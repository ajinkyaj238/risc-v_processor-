==> flow/design.v <==
`timescale 1ns / 1ps
module regfile(rst, clk, rd0_addr, rd1_addr, wr_addr, wr_data, wr_en, rd0_data, rd1_data); 
input logic rst, clk, wr_en; 
input logic [2:0] rd0_addr, rd1_addr, wr_addr; 
input logic [15:0] wr_data; 
output logic [15:0] rd0_data,  rd1_data; 
reg [15:0]reggae[0:7];
always_ff@(posedge clk, negedge rst)begin
    if (rst == 1'b0)begin
        for (int i =0; i< $size(reggae); i++)
            reggae[i] = 0;
    end 
   else if (wr_en == 1'b1)begin
        reggae[wr_addr] = wr_data; 
    end
   else begin
        rd0_data = reggae[rd0_addr];
        rd1_data = reggae[rd1_addr];
    end
end
endmodule
# Tool chain data of regfile
# Tool output for the design above, in the order of the flow.
# Lines are those of the file above, counted from 1.
# Operators carry their Yosys type and port widths (W data, S select, Z words).
# Cell names lack the library's common part.
# A cell with -- has no value.
[design] top_module="regfile" clk_port="clk" lib="sky130hd" lib_corner="tt_025C_1v80"

# Elaborated design
# Source: Yosys, flattened and elaborated. Widths are those after wreduce. Registers that Yosys merges into a memory's read port (data or address) are not register bits. Print and check cells do not count. Equal cells are merged and count once.
[bits] regBits=160 latch_bits=0 ramBits=0 mem_bits_ro=0 clocked_rd_ports_x_width=0 n_memories=0 input_bits=28 elab_cells=70
[classes] addsub=0 mul=0 div_mod_pow=0 n_cmp=0 n_eq=21 n_shift=0 muxes=10 n_logic=9 reduce_and_logical=20
[ops] cell="$pmux W16 S8" count=2
[ops] cell="$mux W16" count=8
[ops] cell="$reduce_or A7 Y1" count=8
[ops] cell="$eq A3 B3 Y1 const B" count=12
[ops] cell="$reduce_and A2 Y1" count=9
[ops] cell="$eq A3 B2 Y1 const B" count=6
[ops] cell="$not A1 Y1" count=9
[ops] cell="$eq A3 B1 Y1 const B" count=3
[ops] cell="$logic_not A3 Y1" count=3

# Depth
# Depth = most cells in a row (Yosys ltp): at word level without a register or memory, in the mapped netlist without a sequential cell, where the memories' decode and read muxes count.
[logic_depth] word_depth=4 ABC_AREA=0 mapped_depth=7 mapped_depth_nobuf=4

# Synthesis result
# The flow's flattened synthesis, as Yosys stat reports it; memories are mapped. The netlist is that of the ABC_AREA named above (0 if unset); the other value can give another one.
[by_type] cell="dfrtp_1" count=128
[by_type] cell="mux2_2" count=117
[by_type] cell="edfxtp_1" count=32
[by_type] cell="mux2i_1" count=44
[by_type] cell="o22a_1" count=27
[by_type] cell="nor2b_1" count=27
[by_type] cell="mux2_4" count=10
[by_type] cell="a311oi_1" count=14
[by_type] cell="o32ai_1" count=14
[by_type] cell="mux4_2" count=5
[by_type] cell="buf_2" count=22
[by_type] cell="a22oi_1" count=14
[by_type] cell="a211oi_1" count=13
[by_type] cell="a21oi_1" count=17
[by_type] cell="o21ai_0" count=17
[by_type] cell="o22ai_1" count=13
[by_type] cell="nand2_1" count=21
[by_type] cell="nor2_1" count=19
# Other cell types: 23; their cells: 71.
[synth_totals] cell_count=625 mapped_area_um2=8042.7 seq_area_um2=4164.0 ffs=160 buffers=52

# Path before layout
# OpenSTA on the mapped netlist: ideal clock, no wires. The path of least setup slack (recovery checks aside). Input and output delay are each 20% of the period. Register names are those of the netlist, which keeps one name where synthesis merged equal registers.
[synth_path] path_type="input -> register" start="input port wr_en" end="register rd0_data[0]" period_ns=2.55 in_delay_ns=0.510 t_arrival_ns=2.117 t_required_ns=2.125 setup_slack_ns=0.008 path_delay_ns=2.032 path_stages=2 path_buffers=1 period_less_setup_slack_ns=2.542
# "path_delay_ns" = arrival - input delay + setup time.
# "path_stages": output pins that drive a net of the path, with the launching flip-flop's if there is one; two outputs of one cell count as two.
# "period_less_setup_slack_ns" is the clock period less the worst setup slack; recovery checks do not enter. This is arithmetic on one report: input and output delays are still those of the set period (20% each).
# The rows between start and end are the longest chain of elaborated cells between them; the timing report does not say that the signal goes this way. Where chains are equally long, one stands for them.
# A line is the first line of the expression or statement that the cell stems from. Yosys adds cells for indexed reads and writes and turns some case tables into memories.
[synth_via] path_cell_list="clkbuf_8 nor2b_1" elab_chain_cells=2 cells_between=2 classes_between="logic (1); reduce/logical (1)"
[synth_lines] item="from (decl)" line_no=3 text="input logic rst, clk, wr_en;"
[synth_lines] item="$not A1 Y1"
[synth_lines] item="$reduce_and A2 Y1"
[synth_lines] item="to (assign)" line_no=17 text="rd0_data = reggae[rd0_addr];"
[synth_lines] item="to (decl)" line_no=6 text="output logic [15:0] rd0_data,  rd1_data;"

# Path in the finished layout
# From the final timing report of run A: the path of least setup slack in the routed layout; clock arrival at registers is part of the times.
[layout_path] path_type="register -> output" start="register rd1_data[4]" end="output port rd1_data[4]" period_ns=2.38 output_delay_ns=0.48 t_arrival_ns=1.36 t_required_ns=1.90 setup_slack_ns=0.55 path_stages=2 path_buffers=1
[layout_via] path_cell_list="edfxtp_1 clkdlybuf4s50_1" elab_chain_cells=0 cells_between=0
[layout_lines] item="from (decl)" line_no=6 text="output logic [15:0] rd0_data,  rd1_data;"
[layout_lines] item="from (assign)" line_no=18 text="rd1_data = reggae[rd1_addr];"
[layout_lines] item="to (decl)" line_no=6

# Measured data: module regfile, platform sky130hd, 2 stored runs of the flow under differing settings, order arbitrary. Input and output delays are each 20% of the period that was set; the output load is 0.01 pF.
# "achieved_clock_period_ns" means the clock period less the worst setup slack. The figure is calculated, with input and output delays left at 20% of the set period.
# "worst_path_ns" = time allowed to the worst setup path (clock period - input delay - output delay, where it has them) - its slack; a late launch clock adds to it, a late capture clock takes from it.
# "power.total_w" rests on the timing tool's default activity at the inputs, not on a simulated workload.
run="run A" settings period_ns=2.38 CAP_MARGIN=20 CORE_MARGIN=2 CORE_UTILIZATION=40 SLEW_MARGIN=20
run="run A" results achieved_clock_period_ns=1.835 final_util_frac=0.499 ws_setup_ns=0.545 power.total_w=0.008192 post_route_stdcell_area_um2=9768.1 worst_path_ns=1.36 critical_path_type="register -> output" final_die_area_um2=21257.6 setup_tns_ns=0.000 synthesis_area_um2=8042.7
run="run B" settings period_ns=2.55 CORE_UTILIZATION=51 SETUP_SLACK_MARGIN=0.16 PLACE_DENSITY_LB_ADDON=0.26 HOLD_SLACK_MARGIN=0.07 CORE_ASPECT_RATIO=1.79 CORE_MARGIN=5 CELL_PAD_IN_SITES_DETAIL_PLACEMENT=0 TNS_END_PERCENT=85 CTS_CLUSTER_DIAMETER=309 CAP_MARGIN=25 SLEW_MARGIN=25
run="run B" results ws_setup_ns=0.659 post_route_stdcell_area_um2=9665.5 worst_path_ns=1.38 critical_path_type="input -> register" final_util_frac=0.624 synthesis_area_um2=8042.7 final_die_area_um2=18488.1 achieved_clock_period_ns=1.891 setup_tns_ns=0.000 power.total_w=0.007559
